==> flow/design.v <==
`timescale 1ns / 1ps
module Execution_Block(flag_ex,ans_ex,data_out,B_Bypass,mem_en_ex,mem_rw_ex,mem_mux_sel_ex,RW_ex,A,B,data_in,op_dec,clk,mem_en_dec,mem_rw_dec,mem_mux_sel_dec,RW_dec,reset); 
output [3:0] flag_ex;
output reg [7:0] ans_ex,data_out,B_Bypass;
output reg [4:0] RW_ex;
output reg mem_en_ex,mem_rw_ex,mem_mux_sel_ex;
input [7:0] A,B,data_in;
input [4:0] op_dec,RW_dec;
input clk,reset,mem_en_dec,mem_rw_dec,mem_mux_sel_dec;
wire [7:0] data_out_buff,ans_temp,t_add,t_sub,temp_rsa,comp_B,ans_ex_temp,data_out_temp,B_bypass_temp;
wire [3:0] flag_temp,flag;
reg [3:0] flag_ex_reg;
wire [6:0] ct,cs;
wire [4:0] RW_ex_temp;
wire a_carry,s_carry,overflow_a,overflow_s,zero,parity,mem_en_ex_temp,mem_rw_ex_temp,mem_mux_sel_ex_temp;
assign comp_B = (~B) + 8'b00000001;
assign {ct[0],t_add[0]} = A[0] + B[0];
assign {ct[1],t_add[1]} = A[1] + B[1] + ct[0];
assign {ct[2],t_add[2]} = A[2] + B[2] + ct[1];
assign {ct[3],t_add[3]} = A[3] + B[3] + ct[2];
assign {ct[4],t_add[4]} = A[4] + B[4] + ct[3];
assign {ct[5],t_add[5]} = A[5] + B[5] + ct[4];
assign {ct[6],t_add[6]} = A[6] + B[6] + ct[5];
assign {a_carry,t_add[7]} = A[7] + B[7] + ct[6];
assign overflow_a = a_carry ^ ct[6];
assign {cs[0],t_sub[0]} = A[0] + comp_B[0];
assign {cs[1],t_sub[1]} = A[1] + comp_B[1] + cs[0];
assign {cs[2],t_sub[2]} = A[2] + comp_B[2] + cs[1];
assign {cs[3],t_sub[3]} = A[3] + comp_B[3] + cs[2];
assign {cs[4],t_sub[4]} = A[4] + comp_B[4] + cs[3];
assign {cs[5],t_sub[5]} = A[5] + comp_B[5] + cs[4];
assign {cs[6],t_sub[6]} = A[6] + comp_B[6] + cs[5];
assign {s_carry,t_sub[7]} = A[7] + comp_B[7] + cs[6];
assign overflow_s = s_carry ^ cs[6];
assign temp_rsa = (B[2:0] == 3'b000) ? A :
                  (B[2:0] == 3'b001) ? {A[7],A[7:1]} :
						(B[2:0] == 3'b010) ? {A[7],A[7],A[7:2]} :
						(B[2:0] == 3'b011) ? {A[7],A[7],A[7],A[7:3]} :
						(B[2:0] == 3'b100) ? {A[7],A[7],A[7],A[7],A[7:4]} :
						(B[2:0] == 3'b101) ? {A[7],A[7],A[7],A[7],A[7],A[7:5]} :
               	(B[2:0] == 3'b110) ? {A[7],A[7],A[7],A[7],A[7],A[7],A[7:6]} :
                  (B[2:0] == 3'b110) ? {A[7],A[7],A[7],A[7],A[7],A[7],A[7],A[7]} : 8'bx;
assign data_out_buff = (op_dec == 5'b10111) ? A : data_out;
assign ans_temp = (op_dec == 5'b00000) ? t_add :
                  (op_dec == 5'b00001) ? t_sub :
						(op_dec == 5'b00010) ? B :
						(op_dec == 5'b00100) ? A&B :
						(op_dec == 5'b00101) ? A|B :
						(op_dec == 5'b00110) ? A^B :
						(op_dec == 5'b00111) ? (~B) :
						(op_dec == 5'b01000) ? t_add :
						(op_dec == 5'b01001) ? t_sub :
						(op_dec == 5'b01010) ? B :
						(op_dec == 5'b01100) ? A&B :
						(op_dec == 5'b01101) ? A|B :
						(op_dec == 5'b01110) ? A^B :
						(op_dec == 5'b01111) ? (~B) :
						(op_dec == 5'b10000) ? ans_ex:
						(op_dec == 5'b10001) ? ans_ex:
						(op_dec == 5'b10100) ? A :
						(op_dec == 5'b10101) ? A :
						(op_dec == 5'b10110) ? data_in :
						(op_dec == 5'b10111) ? ans_ex :
						(op_dec == 5'b11000) ? ans_ex:
						(op_dec == 5'b11001) ? A<<B :
						(op_dec == 5'b11010) ? A>>B : 
						(op_dec == 5'b11011) ? temp_rsa :
						(op_dec == 5'b11100) ? ans_ex:
						(op_dec == 5'b11101) ? ans_ex :
						(op_dec == 5'b11110) ? ans_ex:
						(op_dec == 5'b11111) ? ans_ex: 8'b0;
assign zero = ~(ans_temp[0] | ans_temp[1] | ans_temp[2] | ans_temp[3] | ans_temp[4] | ans_temp[5] | ans_temp[6] | ans_temp[7]);
assign parity =  (ans_temp[0] ^ ans_temp[1] ^ ans_temp[2] ^ ans_temp[3] ^ans_temp[4] ^ans_temp[5] ^ ans_temp[6] ^ ans_temp[7]);
assign flag_temp =(op_dec == 5'b00000) ? {parity,overflow_a,zero,a_carry} :
                  (op_dec == 5'b00001) ? {parity,overflow_s,zero,s_carry} :
						(op_dec == 5'b00010) ? {parity,1'b0,zero,1'b0} :
						(op_dec == 5'b00100) ? {parity,1'b0,zero,1'b0} :
						(op_dec == 5'b00101) ? {parity,1'b0,zero,1'b0} :
						(op_dec == 5'b00110) ? {parity,1'b0,zero,1'b0} :
						(op_dec == 5'b00111) ? {parity,1'b0,zero,1'b0} :
						(op_dec == 5'b01000) ? {parity,overflow_a,zero,a_carry} :
						(op_dec == 5'b01001) ? {parity,overflow_s,zero,s_carry} :
						(op_dec == 5'b01010) ? {parity,1'b0,zero,1'b0} :
						(op_dec == 5'b01100) ? {parity,1'b0,zero,1'b0} :
						(op_dec == 5'b01101) ? {parity,1'b0,zero,1'b0} :
						(op_dec == 5'b01110) ? {parity,1'b0,zero,1'b0} :
						(op_dec == 5'b01111) ? {parity,1'b0,zero,1'b0} :
						(op_dec == 5'b10000) ? 4'b0000 :
						(op_dec == 5'b10001) ? 4'b0000 :
						(op_dec == 5'b10100) ? flag_ex_reg :
						(op_dec == 5'b10101) ? flag_ex_reg :
						(op_dec == 5'b10110) ? {parity,1'b0,zero,1'b0} :
						(op_dec == 5'b10111) ? flag_ex_reg :
						(op_dec == 5'b11000) ? flag_ex_reg :
						(op_dec == 5'b11001) ? {parity,1'b0,zero,1'b0} :
						(op_dec == 5'b11010) ? {parity,1'b0,zero,1'b0} :
						(op_dec == 5'b11011) ? {parity,1'b0,zero,1'b0} :
						(op_dec == 5'b11100) ? flag_ex_reg :
						(op_dec == 5'b11101) ? flag_ex_reg :
						(op_dec == 5'b11110) ? flag_ex_reg :
						(op_dec == 5'b11111) ? flag_ex_reg : 8'b0;
assign flag_ex  = flag_temp;
assign ans_ex_temp = (reset ==1'b0) ? 0 : ans_temp;
assign B_bypass_temp = (reset ==1'b0) ? 0 : B;
assign data_out_temp = (reset ==1'b0) ? 0 : data_out_buff;
assign RW_ex_temp = (reset ==1'b0) ? 0 : RW_dec;
assign mem_en_ex_temp = (reset ==1'b0) ? 0 : mem_en_dec;
assign mem_rw_ex_temp = (reset ==1'b0) ? 0 : mem_rw_dec;
assign mem_mux_sel_ex_temp = (reset ==1'b0) ? 0 : mem_mux_sel_dec;
assign flag = (reset == 1'b0) ? 0 : flag_ex;
always@(posedge clk)
begin
	 begin
	    ans_ex <= ans_ex_temp;
		 B_Bypass <= B_bypass_temp;
		 data_out <= data_out_temp;
       mem_en_ex <= mem_en_ex_temp;
		 mem_rw_ex <= mem_rw_ex_temp;
		 mem_mux_sel_ex <= mem_mux_sel_ex_temp;
		 RW_ex <= RW_ex_temp;
		 flag_ex_reg <= flag;
	 end
end
endmodule
Step by step through the tools: Execution_Block
The steps from the RTL of Execution_Block to its reports follow in flow order.
Line numbers count from 1 in the design file above.
Operators carry their Yosys type and port widths (W data, S select, Z words).
Cell names lack the library's common part.
Not given: n/a
Set-up
  top: Execution_Block
  clock port: clk
  cell library: sky130hd
  timing corner: tt_025C_1v80

Word level
Yosys after proc, flatten, opt, wreduce and memory -nomap, before mapping. Enables and synchronous resets that opt folds into registers are not counted as muxes. Memory bits, and registers merged into a memory's read port (data or address), are not among the register bits. Print and check cells are not counted. Equal cells are merged and count once.
Bit counts
  flip-flop bits (word level): 36
  bits of input ports: 39
  output and inout bits: 36
  word-level cells: 160
Operators by class
  $add $sub $neg: 31
  eq/ne operators: 33
  shift operators: 2
  multiplexer cells: 63
  bitwise logic cells: 21
  reductions and logical operators: 2
Operators by type and width (number)
  $mux W8: 35
  $mux W4: 28
  $eq A5 B5 Y1 const B: 14
  $eq A5 B4 Y1 const B: 7
  $add A1 B1 Y2: 16
  $add A2 B1 Y2: 14
  $eq A5 B3 Y1 const B: 4
  $xor A1 B1 Y1: 9
  $eq A3 B3 Y1 const B: 3
  $add A8 B1 Y8 const B: 1
  $and A8 B8 Y8: 1
  $or A8 B8 Y8: 1
  $xor A8 B8 Y8: 1
  $shl A8 B8 Y8: 1
  $shr A8 B8 Y8: 1
  $not A8 Y8: 1
  $or A1 B1 Y1: 7
  $eq A3 B2 Y1 const B: 2
  $eq A5 B1 Y1 const B: 1
  $eq A5 B2 Y1 const B: 1
  $logic_not A5 Y1: 1
  $eq A3 B1 Y1 const B: 1
  $logic_not A3 Y1: 1
  $not A1 Y1: 1

Depth
Yosys ltp: most cells in a row. Word level: on the elaborated netlist, between registers, memories and ports. Mapped: between sequential cells and ports; inverters and the memories' decode and read muxes count.
Depth
  word-level depth: 64
  ABC_AREA: 0
  gate-level depth with buffers: 23
  mapped depth without buffers: 20

Mapped cells and area
Source: synth_stat.txt of the flow (Yosys; design flattened, memories mapped). It holds for the ABC_AREA given above (unset counts as 0); a run with the other value may have another netlist.
Totals and module areas in this step are rounded.
Mapped netlist
  cells in the netlist: 697
  cell area after synthesis: 0.0049 mm²
  sequential part of the area: 0.00072 mm²
  flip-flop cells: 36
  buffer cells: 56
Cells by type
  dfxtp_1: number 36, area in all 720.691 µm²
  a21oi_1: number 69, area in all 345.331 µm²
  ha_1: number 23, area in all 287.776 µm²
  fa_1: number 14, area in all 280.269 µm²
  o21ai_0: number 53, area in all 265.254 µm²
  nand2_1: number 60, area in all 225.216 µm²
  nor2_1: number 58, area in all 217.709 µm²
  clkbuf_1: number 43, area in all 161.405 µm²
  mux2i_1: number 14, area in all 140.134 µm²
  o211ai_1: number 16, area in all 120.115 µm²
  and2_1: number 18, area in all 112.608 µm²
  nor3_1: number 22, area in all 110.106 µm²
  inv_1: number 29, area in all 108.854 µm²
  o22ai_1: number 17, area in all 106.352 µm²
  nand3_1: number 18, area in all 90.086 µm²
  a211oi_1: number 11, area in all 82.579 µm²
  a221o_1: number 8, area in all 80.077 µm²
  nand3b_1: number 10, area in all 75.072 µm²
Not listed: further types 61, cells in them 178.

Timing after synthesis
Source: OpenSTA report_checks on the synthesized netlist (no wires, ideal clock, input and output delay 20% of the period each), path of least setup slack; recovery checks are left aside. Register names are those of the netlist, which keeps one name where synthesis merged equal registers.
Timing path post-synthesis
  kind: input -> output
  from: input B[0]
  to: output flag_ex[3]
  clock period: 11.2 ns
  external input delay: 2.240 ns
  external output delay: 2.240 ns
  launch time at the first pin: 2.240 ns
  data arrival time: 8.528 ns
  data required time: 8.960 ns
  slack: 0.432 ns
  delay of the path: 6.288 ns
  stages: 22
  path buffers: 3
  period reached after synthesis: 10.768 ns
"delay of the path" = arrival - input delay + setup time.
A path that ends at an output port has no setup time.
"stages" counts driving pins, that of a launching flip-flop among them; a cell with two outputs on the path counts twice.
"period reached after synthesis" is the clock period less the worst setup slack; recovery checks do not enter. This is arithmetic on one report: input and output delays are still those of the set period (20% each).
The rows between start and end are the longest chain of elaborated cells between them; the timing report does not say that the signal goes this way. Where chains are equally long, one stands for them.
Each line given opens the expression or statement behind the cell; cells for indexed reads and writes are added by Yosys, which also makes memories of some case tables.
On the way, post-synthesis
  path through: clkbuf_1 buf_1 clkbuf_1 inv_1 ha_1 ha_1 inv_1 fa_1 fa_1 fa_1 fa_1 fa_1 fa_1 nor2b_1 or2_2 a22o_1 nor3_1 o22ai_4 xnor2_1 xnor2_2 xnor3_1 a221o_1
  length of the longest elaborated chain: 63
  elaborated cells on any way between the ends: 99
  classes of those cells: add/sub (24); eq/ne (6); shift (2); mux (55); logic (11); reduce/logical (1)
RTL lines, path post-synthesis
  from (decl): RTL line 7  | input [7:0] A,B,data_in;
  $eq A3 B3 Y1: RTL line 42  | (B[2:0] == 3'b110) ? {A[7],A[7],A[7],A[7],A[7],A[7],A[7],A[7]} : 8'bx;
  $mux W8: RTL line 41  | (B[2:0] == 3'b110) ? {A[7],A[7],A[7],A[7],A[7],A[7],A[7:6]} :
  $mux W8: RTL line 40  | (B[2:0] == 3'b101) ? {A[7],A[7],A[7],A[7],A[7],A[7:5]} :
  $mux W8: RTL line 39  | (B[2:0] == 3'b100) ? {A[7],A[7],A[7],A[7],A[7:4]} :
  $mux W8: RTL line 38  | (B[2:0] == 3'b011) ? {A[7],A[7],A[7],A[7:3]} :
  $mux W8: RTL line 37  | (B[2:0] == 3'b010) ? {A[7],A[7],A[7:2]} :
  $mux W8: RTL line 36  | (B[2:0] == 3'b001) ? {A[7],A[7:1]} :
  (+49 left out)
  $mux W4: RTL line 80  | (op_dec == 5'b00111) ? {parity,1'b0,zero,1'b0} :
  $mux W4: RTL line 79  | (op_dec == 5'b00110) ? {parity,1'b0,zero,1'b0} :
  $mux W4: RTL line 78  | (op_dec == 5'b00101) ? {parity,1'b0,zero,1'b0} :
  $mux W4: RTL line 77  | (op_dec == 5'b00100) ? {parity,1'b0,zero,1'b0} :
  $mux W4: RTL line 76  | (op_dec == 5'b00010) ? {parity,1'b0,zero,1'b0} :
  $mux W4: RTL line 75  | (op_dec == 5'b00001) ? {parity,overflow_s,zero,s_carry} :
  $mux W4: RTL line 74  | assign flag_temp =(op_dec == 5'b00000) ? {parity,overflow_a,zero,a_carry} :
  to (decl): RTL line 3  | output [3:0] flag_ex;

Worst path after layout
Path of least setup slack in the final report of run 1 (OpenROAD, finished layout, wires in). Where an end is a register, its clock arrival counts in the times.
Timing path after layout
  kind: input -> output
  from: input B[0]
  to: output flag_ex[3]
  clock period: 13.5 ns
  external input delay: 2.70 ns
  external output delay: 2.70 ns
  launch time at the first pin: 2.70 ns
  data arrival time: 9.65 ns
  data required time: 10.80 ns
  slack: 1.15 ns
  stages: 23
  path buffers: 3
The rows between start and end are the longest chain of elaborated cells between them; the timing report does not say that the signal goes this way. Where chains are equally long, one stands for them.
On the way, after layout
  path through: clkdlybuf4s50_1 buf_4 inv_1 ha_1 ha_1 inv_1 fa_1 fa_1 fa_1 fa_1 fa_1 fa_1 nor2b_1 or2_2 a22o_1 nor3_1 o22ai_4 xnor2_1 xnor2_2 xnor3_1 nor3_1 a221o_1 clkdlybuf4s50_1
  length of the longest elaborated chain: 63
  elaborated cells on any way between the ends: 99
  classes of those cells: add/sub (24); eq/ne (6); shift (2); mux (55); logic (11); reduce/logical (1)
RTL lines, path after layout
  from (decl): RTL line 7  | input [7:0] A,B,data_in;
  $eq A3 B3 Y1: RTL line 42  | (B[2:0] == 3'b110) ? {A[7],A[7],A[7],A[7],A[7],A[7],A[7],A[7]} : 8'bx;
  $mux W8: RTL line 41  | (B[2:0] == 3'b110) ? {A[7],A[7],A[7],A[7],A[7],A[7],A[7:6]} :
  $mux W8: RTL line 40  | (B[2:0] == 3'b101) ? {A[7],A[7],A[7],A[7],A[7],A[7:5]} :
  $mux W8: RTL line 39  | (B[2:0] == 3'b100) ? {A[7],A[7],A[7],A[7],A[7:4]} :
  $mux W8: RTL line 38  | (B[2:0] == 3'b011) ? {A[7],A[7],A[7],A[7:3]} :
  $mux W8: RTL line 37  | (B[2:0] == 3'b010) ? {A[7],A[7],A[7:2]} :
  $mux W8: RTL line 36  | (B[2:0] == 3'b001) ? {A[7],A[7:1]} :
  (+49 left out)
  $mux W4: RTL line 80  | (op_dec == 5'b00111) ? {parity,1'b0,zero,1'b0} :
  $mux W4: RTL line 79  | (op_dec == 5'b00110) ? {parity,1'b0,zero,1'b0} :
  $mux W4: RTL line 78  | (op_dec == 5'b00101) ? {parity,1'b0,zero,1'b0} :
  $mux W4: RTL line 77  | (op_dec == 5'b00100) ? {parity,1'b0,zero,1'b0} :
  $mux W4: RTL line 76  | (op_dec == 5'b00010) ? {parity,1'b0,zero,1'b0} :
  $mux W4: RTL line 75  | (op_dec == 5'b00001) ? {parity,overflow_s,zero,s_carry} :
  $mux W4: RTL line 74  | assign flag_temp =(op_dec == 5'b00000) ? {parity,overflow_a,zero,a_carry} :
  to (decl): RTL line 3  | output [3:0] flag_ex;

Hand-over note for Execution_Block

Module Execution_Block, platform sky130hd: 2 stored runs of the flow (Yosys, OpenROAD) with differing settings, in no particular order. Input and output delays are each 20% of the period that was set; the output load is 0.01 pF.
By "power" is meant OpenSTA's value without simulated activity: inputs other than the clock are taken to toggle once in ten clock periods, and the tool carries that through the logic.
The results are shown rounded.

Run 1
==> flow/run.sh <==
#!/bin/bash
# the make line also repeats the synthesis and layout settings of config.mk as NAME=value (left out here)
make -C /OpenROAD-flow-scripts/flow DESIGN_CONFIG=/design/flow/config.mk WORK_HOME=/design/flow/orfs CLKGATE_MAP_FILE= finish
==> flow/config.mk <==
export PLATFORM = sky130hd
export DESIGN_NAME = Execution_Block
export DESIGN_NICKNAME = Execution_Block
export VERILOG_FILES = /design/flow/design.v
export SDC_FILE = /design/flow/constraint.sdc
export NUM_CORES = 4
export LEC_CHECK = 0
export CAP_MARGIN = 20
export CELL_PAD_IN_SITES_GLOBAL_PLACEMENT = 0
export CORE_MARGIN = 2
export CORE_UTILIZATION = 40
export CTS_CLUSTER_DIAMETER = 396
export GPL_ROUTABILITY_DRIVEN = 0
export GPL_TIMING_DRIVEN = 1
export MAX_ROUTING_LAYER = met4
export PLACE_DENSITY_LB_ADDON = 0.2
export SLEW_MARGIN = 0
export TNS_END_PERCENT = 25
==> flow/constraint.sdc <==
create_clock -name core_clock -period 13.5 [get_ports {clk}]
set_input_delay 2.7000 -clock core_clock [delete_from_list [all_inputs] [get_ports {clk}]]
set_output_delay 2.7000 -clock core_clock [all_outputs]
set_load 0.01 [all_outputs]

==> results of run 1 <==
chip area after synthesis (Yosys): 0.0049 mm²
die area: 0.013 mm²
utilization: 49 %
worst setup slack after layout: 1.1 ns
power: 460 uW

Run 2
==> flow/run.sh <==
#!/bin/bash
# the make line also repeats the synthesis and layout settings of config.mk as NAME=value (left out here)
make -C /OpenROAD-flow-scripts/flow DESIGN_CONFIG=/design/flow/config.mk WORK_HOME=/design/flow/orfs CLKGATE_MAP_FILE= finish
==> flow/config.mk <==
export PLATFORM = sky130hd
export DESIGN_NAME = Execution_Block
export DESIGN_NICKNAME = Execution_Block
export VERILOG_FILES = /design/flow/design.v
export SDC_FILE = /design/flow/constraint.sdc
export NUM_CORES = 4
export LEC_CHECK = 0
export ABC_AREA = 1
export CAP_MARGIN = 20
export CELL_PAD_IN_SITES_GLOBAL_PLACEMENT = 3
export CORE_MARGIN = 9
export CORE_UTILIZATION = 15
export GPL_ROUTABILITY_DRIVEN = 0
export MIN_ROUTING_LAYER = met2
export PLACE_DENSITY_LB_ADDON = 0.14
export SLEW_MARGIN = 25
==> flow/constraint.sdc <==
create_clock -name core_clock -period 6.83 [get_ports {clk}]
set_input_delay 1.3660 -clock core_clock [delete_from_list [all_inputs] [get_ports {clk}]]
set_output_delay 1.3660 -clock core_clock [all_outputs]
set_load 0.01 [all_outputs]

==> results of run 2 <==
chip area after synthesis (Yosys): 0.0047 mm²
die area: 0.038 mm²
utilization: 25 %
worst setup slack after layout: -0.27 ns
power: 990 uW

End of note.
