==> flow/design.v <==
`timescale 1ns / 1ps
module Reg_Bank(A,B,ins,RW_dm,ans_ex,mux_ans_dm,ans_wb,imm,mux_sel_A,mux_sel_B,imm_sel,clk,reset);
output [7:0] A,B;
input [19:0] ins;
input [4:0] RW_dm;
input [7:0] ans_ex, mux_ans_dm, ans_wb, imm;
input [1:0] mux_sel_A, mux_sel_B;
input imm_sel, clk, reset;
wire [7:0] reg_A, reg_B;
wire [7:0] temp_B; 
reg  [7:0] temp_ra, temp_rb;
reg  [7:0] memory [31:0];
initial
begin
	memory[0]  = 8'h00;
	memory[1]  = 8'h01; 
	memory[2]  = 8'h02;
	memory[3]  = 8'h03;
	memory[4]  = 8'h04;
	memory[5]  = 8'h00;
	memory[6]  = 8'h06;
	memory[7]  = 8'h07;
	memory[8]  = 8'h08;
	memory[9]  = 8'h09;
	memory[10] = 8'h0a;
	memory[11] = 8'h0b;
	memory[12] = 8'h0c;
	memory[13] = 8'h0d;
	memory[14] = 8'h0e;
	memory[15] = 8'h0f;
	memory[16] = 8'h10;
	memory[17] = 8'h11;
	memory[18] = 8'h12;
	memory[19] = 8'h13;
	memory[20] = 8'h14;
	memory[21] = 8'h15;
	memory[22] = 8'h16;
	memory[23] = 8'h17;
	memory[24] = 8'h18;
	memory[25] = 8'h19;
	memory[26] = 8'h1a;
	memory[27] = 8'h1b;
	memory[28] = 8'h1c;
	memory[29] = 8'h1d;
	memory[30] = 8'h1e;
	memory[31] = 8'h1f;
end
assign reg_A = (reset==1'b0) ? 0 : temp_ra;
assign reg_B = (reset==1'b0) ? 0 : temp_rb;
always@(posedge clk)
begin 
	temp_ra <= memory[ins[9:5]];
	temp_rb <= memory[ins[4:0]];
	memory[RW_dm] <= mux_ans_dm;
end
assign A = 	(mux_sel_A == 2'b00) ? reg_A :
				(mux_sel_A == 2'b01) ? ans_ex :
				(mux_sel_A == 2'b10) ? mux_ans_dm :
				(mux_sel_A == 2'b11) ? ans_wb :
				8'bx;
assign temp_B = (mux_sel_B == 2'b00) ? reg_B :
					(mux_sel_B == 2'b01) ? ans_ex :
					(mux_sel_B == 2'b10) ? mux_ans_dm :
					(mux_sel_B == 2'b11) ? ans_wb :
					8'bx;
assign B = (imm_sel == 0) ? temp_B : imm;
endmodule
## Step by step through the tools: Reg_Bank

Tool output for the design above, in the order of the flow.
Line numbers count from 1 in the design file above.
Library cell names are shortened.
The mark n/a stands for no value.

| set-up | value |
|---|---|
| top module | Reg_Bank |
| clock input | clk |
| cell library | sky130hd |
| timing corner | tt_025C_1v80 |

## Word level

Source: Yosys, flattened and elaborated, memories not mapped. Widths are those after wreduce; folded enables and synchronous resets count as part of the registers. Registers that Yosys merges into a memory's read port (data or address) are not register bits. Print and check cells do not count. Equal cells are merged and count once.
Yosys's memory passes give these memory sizes; they may raise the number of words (mostly to a power of two), join words into wider ones and drop unused or constant bits.

| bit counts | value |
|---|---|
| register bits | 0 |
| bits in writable memories | 256 |
| clocked read ports x word width | 16 |
| memories kept | 1 |
| input bits | 64 |

| operators by class | value |
|---|---|
| equal/unequal tests | 6 |
| multiplexer cells | 11 |
| reductions and logical operators | 2 |

Memories:

| memory | words | width | read ports | wr ports | line | RTL |
|---|---|---|---|---|---|---|
| memory | 32 | 8 | 2 | 1 | 12 | `reg  [7:0] memory [31:0];` |

Operators with widths:

| kind | count |
|---|---|
| 8-bit 2-to-1 mux | 11 |
| 2-bit == test (second input constant) | 4 |
| 2-bit by 1-bit == test with 1-bit output (second input constant) | 2 |
| 2-bit zero test | 2 |

## Longest topological paths

Depth = most cells in a row (Yosys ltp): at word level without a register or memory, in the mapped netlist without a sequential cell, where the memories' decode and read muxes count.

| logic depth | value |
|---|---|
| word-level depth | 6 |
| ABC_AREA | 0 |
| gate-level depth with buffers | 5 |
| gate-level depth less buffers | 3 |

## Netlist

Yosys stat after the flow's synthesis: flattened, memories mapped to cells. It holds for the ABC_AREA given above (unset counts as 0); a run with the other value may have another netlist.

| synthesis totals | value |
|---|---|
| standard cells after synthesis | 606 |
| cell area after synthesis | 12744.7 sq um |
| sequential area | 8007.7 sq um |
| flip-flop cells | 272 |
| buffer cells | 50 |

Cells by type:

| cell | count |
|---|---|
| edfxtp_1 | 256 |
| mux4_2 | 162 |
| dfxtp_1 | 16 |
| mux2_2 | 17 |
| mux2i_1 | 14 |
| nor2_1 | 33 |
| a221oi_1 | 14 |
| buf_4 | 12 |
| clkbuf_1 | 20 |
| buf_1 | 14 |
| o31ai_1 | 7 |
| and2_1 | 7 |
| a21oi_1 | 7 |
| nand2_1 | 9 |
| buf_6 | 2 |
| nand3b_1 | 3 |
| or3b_2 | 2 |
| and2_0 | 2 |

Not listed: further types 6, cells in them 9.

## Worst setup path after synthesis

OpenSTA on the mapped netlist: ideal clock, no wires. The path of least setup slack (recovery checks aside). Input and output delay are each 20% of the period. Register names are those of the netlist, which keeps one name where synthesis merged equal registers.

| path after synthesis | value |
|---|---|
| kind | input -> register |
| from | input ins[7] |
| to | register temp_ra[0] |
| clock period | 2.36 ns |
| external input delay | 0.472 ns |
| setup time | 0.121 ns |
| arrival | 2.154 ns |
| setup slack | 0.085 ns |
| delay of the path | 1.803 ns |
| stages on the path | 5 |
| path buffers | 2 |
| synthesis period reached | 2.275 ns |

"delay of the path" = arrival - input delay + setup time.
"stages on the path": output pins that drive a net of the path, with the launching flip-flop's if there is one; two outputs of one cell count as two.
"synthesis period reached" = period - worst setup slack (recovery checks aside). The figure is calculated, with input and output delays left at 20% of the set period.

| between the ends, after synthesis | value |
|---|---|
| cells stage by stage | clkbuf_1 buf_1 mux4_2 mux4_2 mux2_2 |

RTL lines, path after synthesis:

| what | line | RTL |
|---|---|---|
| start: declaration | 4 | `input [19:0] ins;` |
| end: declaration | 11 | `reg  [7:0] temp_ra, temp_rb;` |

Chain of elaborated cells between the ends: none given.

## Worst path after layout

Path of least setup slack in the final report of stored run 1 (OpenROAD, finished layout, wires in). Where an end is a register, its clock arrival counts in the times.

| path after layout | value |
|---|---|
| kind | input -> output |
| from | input mux_sel_B[0] |
| to | output B[6] |
| clock period | 3.55 ns |
| external input delay | 0.71 ns |
| external output delay | 0.71 ns |
| arrival | 2.62 ns |
| setup slack | 0.22 ns |
| stages on the path | 4 |
| path buffers | 2 |

The rows between start and end are the longest chain of elaborated cells between them; the timing report does not say that the signal goes this way. Where chains are equally long, one stands for them.
Each line given opens the expression or statement behind the cell; cells for indexed reads and writes are added by Yosys, which also makes memories of some case tables.

| between the ends, after layout | value |
|---|---|
| cells stage by stage | clkdlybuf4s50_1 mux4_2 mux2_2 clkdlybuf4s50_1 |
| cells in the longest elaborated chain | 6 |
| elaborated cells on any way between the ends | 9 |
| source lines of those cells | 5 |

RTL lines, path after layout:

| what | line | RTL |
|---|---|---|
| start: declaration | 7 | `input [1:0] mux_sel_A, mux_sel_B;` |
| 2-bit == test | 64 | `(mux_sel_B == 2'b11) ? ans_wb :` |
| 8-bit 2-to-1 mux | 64 |  |
| 8-bit 2-to-1 mux | 63 | `(mux_sel_B == 2'b10) ? mux_ans_dm :` |
| 8-bit 2-to-1 mux | 62 | `(mux_sel_B == 2'b01) ? ans_ex :` |
| 8-bit 2-to-1 mux | 61 | `assign temp_B = (mux_sel_B == 2'b00) ? reg_B :` |
| 8-bit 2-to-1 mux | 66 | `assign B = (imm_sel == 0) ? temp_B : imm;` |
| end: declaration | 3 | `output [7:0] A,B;` |

Wiki page: Reg_Bank / flow data

Record of 2 stored runs of the RTL-to-layout flow on Reg_Bank, platform sky130hd. The runs are unordered. Constraints: input delay and output delay 20% of the set period each, output load 0.01 pF.
"reached clock period" = clock period - worst setup slack. The figure is calculated, with input and output delays left at 20% of the set period.
Settings: . = not set for that run.

| run | period_ns | CORE_UTILIZATION | SETUP_SLACK_MARGIN | HOLD_SLACK_MARGIN | CORE_ASPECT_RATIO | TNS_END_PERCENT | CTS_CLUSTER_DIAMETER | MAX_ROUTING_LAYER | CAP_MARGIN | CORE_MARGIN | SLEW_MARGIN | reached clock period (ns) | area of the die (sq um) | post-route setup TNS (ns) | chip area after synthesis (Yosys) (sq um) | area of the standard cells in the finished layout (sq um) | lowest setup slack (ns) |
|---|---|---|---|---|---|---|---|---|---|---|---|---|---|---|---|---|---|
| stored run 1 | 3.55 | 23 | 0.11 | -0.03 | 0.56 | 10 | 225 | met4 | 20 | 2 | 20 | 3.333 | 57390.2 | 0.000 | 12744.7 | 15462.3 | 0.217 |
| stored run 2 | 4.07 | 40 | . | . | . | . | . | . | 20 | 2 | 20 | 3.721 | 33306.2 | 0.000 | 12744.7 | 15028.2 | 0.349 |
